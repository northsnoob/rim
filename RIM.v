==> flow/design.v <==
module RIM(
    input clk,rst_n,in_valid,
    input [7:0] maze,
    output reg out_valid,
    output reg [2:0] out_row,out_col
);
reg [79:0] map;
reg [3:0] count_rat;
reg [2:0] count_maze;
reg [2:0] col,row;
reg [2:0] ans_col [0:14];
reg [2:0] ans_row [0:14];
reg [3:0] path_num;
wire [3:0] stack_path_num;
wire [2:0] stack_row,stack_col;
wire down_right;
wire [6:0] project_p,project_p_d,project_p_r;
assign project_p = (row<<3)+row+col;
assign project_p_d = project_p+9;
assign project_p_r = project_p+1;
wire dead_path;
wire [6:0] map_l;
assign map_l = {count_maze,count_maze};
wire complete_ans;
assign complete_ans = (path_num==15 && count_rat!=15)? 1'b1:1'b0;
always@(posedge clk or negedge rst_n)begin
    if(!rst_n)begin
        count_maze <= 3'd0;
        col <= 3'd0;
        row <= 3'd0;
        map <= 80'd0;
        path_num <= 0;
    end else begin
        if(in_valid)begin
            map[map_l]   <= maze[0];
            map[map_l+1] <= maze[1];
            map[map_l+2] <= maze[2];
            map[map_l+3] <= maze[3];
            map[map_l+4] <= maze[4];
            map[map_l+5] <= maze[5];
            map[map_l+6] <= maze[6];
            map[map_l+7] <= maze[7];
            map[79] <= 1'b1;
            count_maze <= count_maze+1;
            col<=3'd0;
            row<=3'd0;
            path_num <= 4'd0;
        end else begin
            map[project_p] <= 1'b0;
            if (!complete_ans) begin
                if(dead_path) begin
                    row <= stack_row;
                    col <= stack_col;
                    path_num <= stack_path_num;
                end else begin
                    ans_row[path_num] <= row;
                    ans_col[path_num] <= col;
                    if(down_right)
                        col<=col+1;
                    else
                        row<=row+1;
                    path_num <= path_num+1;
                end
            end 
        end
    end
end
wire stack_w_en;
corner now_corner(
    .down_p(map[project_p_d]),
    .right_p(map[project_p_r]),
    .down_right(down_right),
    .dead_path(dead_path),
    .is_corner_out(stack_w_en)
);
stack my_stack(
    .clk(clk),
    .rst_n(rst_n),
    .w_en(stack_w_en),
    .pop(dead_path),
    .clr(in_valid),
    .row_in(row),
    .col_in(col),
    .path_num_in(path_num),
    .row_out(stack_row),
    .col_out(stack_col),
    .path_num_out(stack_path_num)
);
always@(posedge clk or negedge rst_n)begin
    if(!rst_n)begin
        count_rat<=0;
        out_col<=0;
        out_row<=0;
    end else begin
        if(complete_ans)begin
            out_col <=ans_col[count_rat];
            out_row <=ans_row[count_rat];
            count_rat <= count_rat+1;
        end else begin
            count_rat<=0;
            out_col<=0;
            out_row<=0;
        end
    end
end
always@(posedge clk,negedge rst_n)begin
    if(!rst_n)begin
        out_valid<=0;
    end else begin
        if(complete_ans)
            out_valid <= 1;
        else 
            out_valid <= 0;
    end
end
endmodule
module corner(
    input down_p,right_p,
    output down_right,dead_path,
    output is_corner_out
);
assign is_corner_out = down_p & right_p;
assign down_right = right_p ^ is_corner_out;
assign dead_path = ~(right_p | down_p);
endmodule
module stack(
    input clk,rst_n,w_en,pop,clr,
    input [2:0] row_in,col_in,
    input [3:0] path_num_in,
    output [2:0] row_out,col_out,
    output [3:0] path_num_out
);
reg [2:0] count;
reg [2:0] stack_row [0:6];
reg [2:0] stack_col [0:6];
reg [3:0] stack_path_num [0:6];
assign row_out=stack_row[count-1];
assign col_out=stack_col[count-1];
assign path_num_out=stack_path_num[count-1];
always@(posedge clk or negedge rst_n)begin
    if(!rst_n)begin
        count<=0;
    end else begin
        if(clr)
            count<=0;
        else if(w_en)begin
            stack_row[count] <= row_in;
            stack_col[count] <= col_in;
            stack_path_num[count] <= path_num_in;
            count <= count + 1;
        end else if(pop)
            count <= count - 1; 
    end
end
endmodule
Step by step through the tools: RIM
What the tools print for RIM, step after step. Lines are those of the file above, counted from 1. Library cell names are shortened. Not given: -

Top module: RIM. Clock port: clk. Library: sky130hd. Timing corner: tt_025C_1v80.

After elaboration
Counts by Yosys on the flattened word-level netlist (proc, flatten, opt, wreduce). Print and check cells are left out. Cells with the same type and inputs are merged into one.

Under reduce/logical cells stands 29. The figure for add/sub/neg operators is 27. For bitwise operators the number is 32. Eq/ne operators: 46. Shifts and indexed selects: 20. For mux-type cells the number is 26.

Operators by type and width (number): AND 79 bit (8); bitwise OR 79 bit (8); NOT 79 bit (8); variable shift 1 x 33 -> 79 bit (7); variable shift 1 x 33 -> 79 bit with constant A (7); negation 7 -> 33 bit (7); variable shift 1 x 8 -> 80 bit with constant A (2); variable part select 80 x 7 -> 1 bit (2); parallel mux 3 bit (select 15 bit) (2); AND 80 bit (1); bitwise OR 80 bit (1); NOT 80 bit (1); variable shift 1 x 8 -> 79 bit (1); variable shift 1 x 8 -> 79 bit with constant A (1); two-way mux 79 bit (1); AND reduction 5 bit (15); equality test 4 bit with constant B (15); parallel mux 3 bit (select 7 bit) (2); two-way mux 3 bit (13); equality test 4 x 3 -> 1 bit with constant B (8); AND reduction 4 bit (7); adder 6 x 3 -> 7 bit with constant B (4); parallel mux 4 bit (select 7 bit) (1); equality test 3 bit with constant B (6); equality test 4 x 2 -> 1 bit with constant B (4); two-way mux 4 bit (4); adder 6 x 2 -> 7 bit with constant B (2); adder 3 x 1 -> 3 bit with constant B (4).

Not listed: further kinds 25, cells in them 38.

Output and inout bits: 7. Under bits in registers stands 267. For bits of input ports the number is 11. The figure for word-level cells is 241.

Logic depth
Depth = most cells in a row (Yosys ltp): at word level without a register or memory, in the mapped netlist without a sequential cell, where the memories' decode and read muxes count.

The entry for depth after elaboration reads 20. ABC_AREA: 0. Under gate-level depth with buffers stands 19. The entry for mapped depth without buffers reads 13.

After synthesis
The flow's flattened synthesis, as Yosys stat reports it; memories are mapped. The netlist is that of the ABC_AREA named above (0 if unset); the other value can give another one. The area totals of this step are shown rounded.

Cells by type: edfxtp_1 (number 160, area in all 4.8E+03 sq um); dfrtp_1 (number 107, area in all 2.68E+03 sq um); nand2_1 (number 346, area in all 1.3E+03 sq um); nor2_1 (number 246, area in all 923.386 sq um); o22ai_1 (number 134, area in all 838.304 sq um); clkbuf_1 (number 203, area in all 761.981 sq um); nand3_1 (number 151, area in all 755.725 sq um); o211ai_1 (number 93, area in all 698.17 sq um); ha_1 (number 55, area in all 688.16 sq um); a21oi_1 (number 126, area in all 630.605 sq um); o21ai_0 (number 124, area in all 620.595 sq um); a22oi_1 (number 77, area in all 578.054 sq um); a32oi_1 (number 66, area in all 578.054 sq um); mux2i_1 (number 50, area in all 500.48 sq um); nor3_1 (number 90, area in all 450.432 sq um); o221ai_1 (number 49, area in all 429.162 sq um); mux4_2 (number 16, area in all 360.346 sq um); o32ai_1 (number 35, area in all 306.544 sq um).

Other cell types: 92; their cells: 683.

The entry for cells in the netlist reads 2811. The entry for buffers reads 249. For area of sequential cells the number is 7482 sq um. For mapped area the number is 23210 sq um. For mapped flip-flops the number is 267.

The figures by module come from a second, unflattened synthesis with its own total; it is not the netlist above.

The figure for cells (unflattened synthesis) is 2847. The entry for area total of the unflattened synthesis reads 23650 sq um.

Each row is one instance without its submodules.

Modules: RIM (cells 2668, area 20650 sq um, seq. area 5305 sq um, times used 1); stack (cells 176, area 2979 sq um, seq. area 2177 sq um, times used 1); corner (cells 3, area 16.3 sq um, seq. area 0.0 sq um, times used 1).

Timing after synthesis
OpenSTA on the mapped netlist: ideal clock, no wires. The path of least setup slack (recovery checks aside). Input and output delay are each 20% of the period. Register names are those of the netlist, which keeps one name where synthesis merged equal registers.

Path type: reg-to-reg. Start point: register row[0]. End point: register ans_col[0][0]. The figure for launch time at the first pin is 0.000 ns. Buffers on the path: 2. Under path slack stands 2.125 ns. The entry for path delay reads 4.725 ns. The figure for setup time is 0.386 ns. The entry for clock period reads 6.85 ns. The entry for arrival reads 4.339 ns. The entry for stages on the path reads 14. The entry for required time reads 6.464 ns. The figure for synthesis period reached is 4.725 ns.

"path delay" = arrival - input delay + setup time. "stages on the path" counts driving pins, that of a launching flip-flop among them; a cell with two outputs on the path counts twice. "synthesis period reached" = period - worst setup slack (recovery checks aside). The figure is calculated, with input and output delays left at 20% of the set period. Between the ends stands the longest chain of elaborated cells between them, by number of cells; it is not shown to be the way that was timed. Of several equally long chains one is given. A line is the first line of the expression or statement that the cell stems from. Yosys adds cells for indexed reads and writes and turns some case tables into memories. A register here has more assigning lines than the two given.

Path through: dfrtp_1 -> ha_1 -> fa_1 -> ha_1 -> buf_2 -> clkbuf_1 -> nor3_1 -> a221o_1 -> a21oi_1 -> mux4_2 -> o2111a_1 -> or2_4 -> nor2_8 -> nor4bb_1. The figure for length of the longest elaborated chain is 6. For elaborated cells on any way between the ends the number is 8. For source lines of those cells the number is 6. Those cells by class: add/sub (4); shift (2); logic (1); reduce/logical (1).

RTL lines, path after synthesis: start, declared (RTL line 10) `reg [2:0] col,row;`; start, assigned (RTL line 52) `row <= stack_row;`; start, assigned (RTL line 61) `row<=row+1;`; adder 6 x 3 -> 7 bit (RTL line 18) `assign project_p = (row<<3)+row+col;`; adder 7 x 3 -> 7 bit (RTL line 18); adder 7 x 1 -> 7 bit (RTL line 20) `assign project_p_r = project_p+1;`; variable part select 80 x 7 -> 1 bit (RTL line 71) `.right_p(map[project_p_r]),`; bitwise OR 1 bit (RTL line 124) `assign dead_path = ~(right_p | down_p);`; AND reduction 5 bit; end, assigned (RTL line 57) `ans_col[path_num] <= col;`; end, declared (RTL line 11) `reg [2:0] ans_col [0:14];`.

Worst path after layout
From the final timing report of entry A: the path of least setup slack in the routed layout; clock arrival at registers is part of the times.

Path type: reg-to-reg. Start point: register col[0]. End point: register map[19]. Buffers on the path: 0. The figure for setup time is 0.17 ns. The entry for arrival reads 5.27 ns. The entry for clock period reads 5.48 ns. The figure for launch time at the first pin is 0.57 ns. Under path slack stands 0.61 ns. The entry for stages on the path reads 11. The entry for required time reads 5.88 ns.

A register here has more assigning lines than the two given. Where a signal picks the word or bit written, the line may be left out of the assigning lines.

Path through: dfrtp_1 -> ha_2 -> fa_1 -> a21oi_1 -> o22a_1 -> o21ai_0 -> o31ai_1 -> nand3_1 -> o311ai_0 -> o311a_1 -> o21ai_0.

RTL lines, path post-layout: start, declared (RTL line 10) `reg [2:0] col,row;`; start, assigned (RTL line 53) `col <= stack_col;`; start, assigned (RTL line 59) `col<=col+1;`; end, assigned (RTL line 31) `map <= 80'd0;`; end, assigned (RTL line 49) `map[project_p] <= 1'b0;`; end, declared (RTL line 7) `reg [79:0] map;`.

Chain of elaborated cells between the ends: none given.

Ticket comment

Measured data: module RIM, platform sky130hd, 2 stored runs of the flow under differing settings, order arbitrary. Input and output delays are each 20% of the period that was set; the output load is 0.01 pF. "achieved clock period" means the clock period less the worst setup slack. The figure is calculated, with input and output delays left at 20% of the set period. "worst path time" = time allowed to the worst setup path (clock period - input delay - output delay, where it has them) - its slack; a late launch clock adds to it, a late capture clock takes from it. Results are given in rounded form.

Files of entry A:
==> flow/run.sh <==
#!/bin/bash
# the make line also repeats the synthesis and layout settings of config.mk as NAME=value (left out here)
make -C /OpenROAD-flow-scripts/flow DESIGN_CONFIG=/design/flow/config.mk WORK_HOME=/design/flow/orfs CLKGATE_MAP_FILE= finish
==> flow/config.mk <==
export PLATFORM = sky130hd
export DESIGN_NAME = RIM
export DESIGN_NICKNAME = RIM
export VERILOG_FILES = /design/flow/design.v
export SDC_FILE = /design/flow/constraint.sdc
export NUM_CORES = 4
export LEC_CHECK = 0
export CAP_MARGIN = 20
export CELL_PAD_IN_SITES_GLOBAL_PLACEMENT = 1
export CORE_ASPECT_RATIO = 0.82
export CORE_MARGIN = 6
export CORE_UTILIZATION = 25
export GPL_TIMING_DRIVEN = 1
export MAX_ROUTING_LAYER = met4
export PLACE_DENSITY_LB_ADDON = 0.24
export SETUP_SLACK_MARGIN = -0.16
export SLEW_MARGIN = 40
export TNS_END_PERCENT = 45
==> flow/constraint.sdc <==
create_clock -name core_clock -period 5.48 [get_ports {clk}]
set_input_delay 1.0960 -clock core_clock [delete_from_list [all_inputs] [get_ports {clk}]]
set_output_delay 1.0960 -clock core_clock [all_outputs]
set_load 0.01 [all_outputs]

Results of entry A. The setup TNS reads 0.000 ns. The utilization after routing comes to 29.3%. The setup slack of the critical path is 0.613 ns. For the achieved clock period the run shows 4.867 ns. The cell area after synthesis is 23210 sq um. The worst path time reads 4.87 ns. Critical path type: reg-to-reg. The std-cell area (final layout) is 26760 sq um. The measured full die area is 100300 sq um.

Files of entry B:
==> flow/run.sh <==
#!/bin/bash
# the make line also repeats the synthesis and layout settings of config.mk as NAME=value (left out here)
make -C /OpenROAD-flow-scripts/flow DESIGN_CONFIG=/design/flow/config.mk WORK_HOME=/design/flow/orfs CLKGATE_MAP_FILE= finish
==> flow/config.mk <==
export PLATFORM = sky130hd
export DESIGN_NAME = RIM
export DESIGN_NICKNAME = RIM
export VERILOG_FILES = /design/flow/design.v
export SDC_FILE = /design/flow/constraint.sdc
export NUM_CORES = 4
export LEC_CHECK = 0
export CAP_MARGIN = 20
export CELL_PAD_IN_SITES_DETAIL_PLACEMENT = 1
export CELL_PAD_IN_SITES_GLOBAL_PLACEMENT = 2
export CORE_ASPECT_RATIO = 1.62
export CORE_MARGIN = 2
export CORE_UTILIZATION = 21
export GPL_TIMING_DRIVEN = 0
export MAX_ROUTING_LAYER = met4
export SETUP_SLACK_MARGIN = 0.55
export SLEW_MARGIN = 20
export TNS_END_PERCENT = 30
==> flow/constraint.sdc <==
create_clock -name core_clock -period 3.42 [get_ports {clk}]
set_input_delay 0.6840 -clock core_clock [delete_from_list [all_inputs] [get_ports {clk}]]
set_output_delay 0.6840 -clock core_clock [all_outputs]
set_load 0.01 [all_outputs]

Results of entry B. The setup TNS reads -209.4 ns. The utilization after routing comes to 30.2%. The setup slack of the critical path is -1.035 ns. For the achieved clock period the run shows 4.455 ns. The cell area after synthesis is 23210 sq um. The worst path time reads 4.45 ns. Critical path type: reg-to-reg. The std-cell area (final layout) is 33240 sq um. The measured full die area is 113300 sq um.
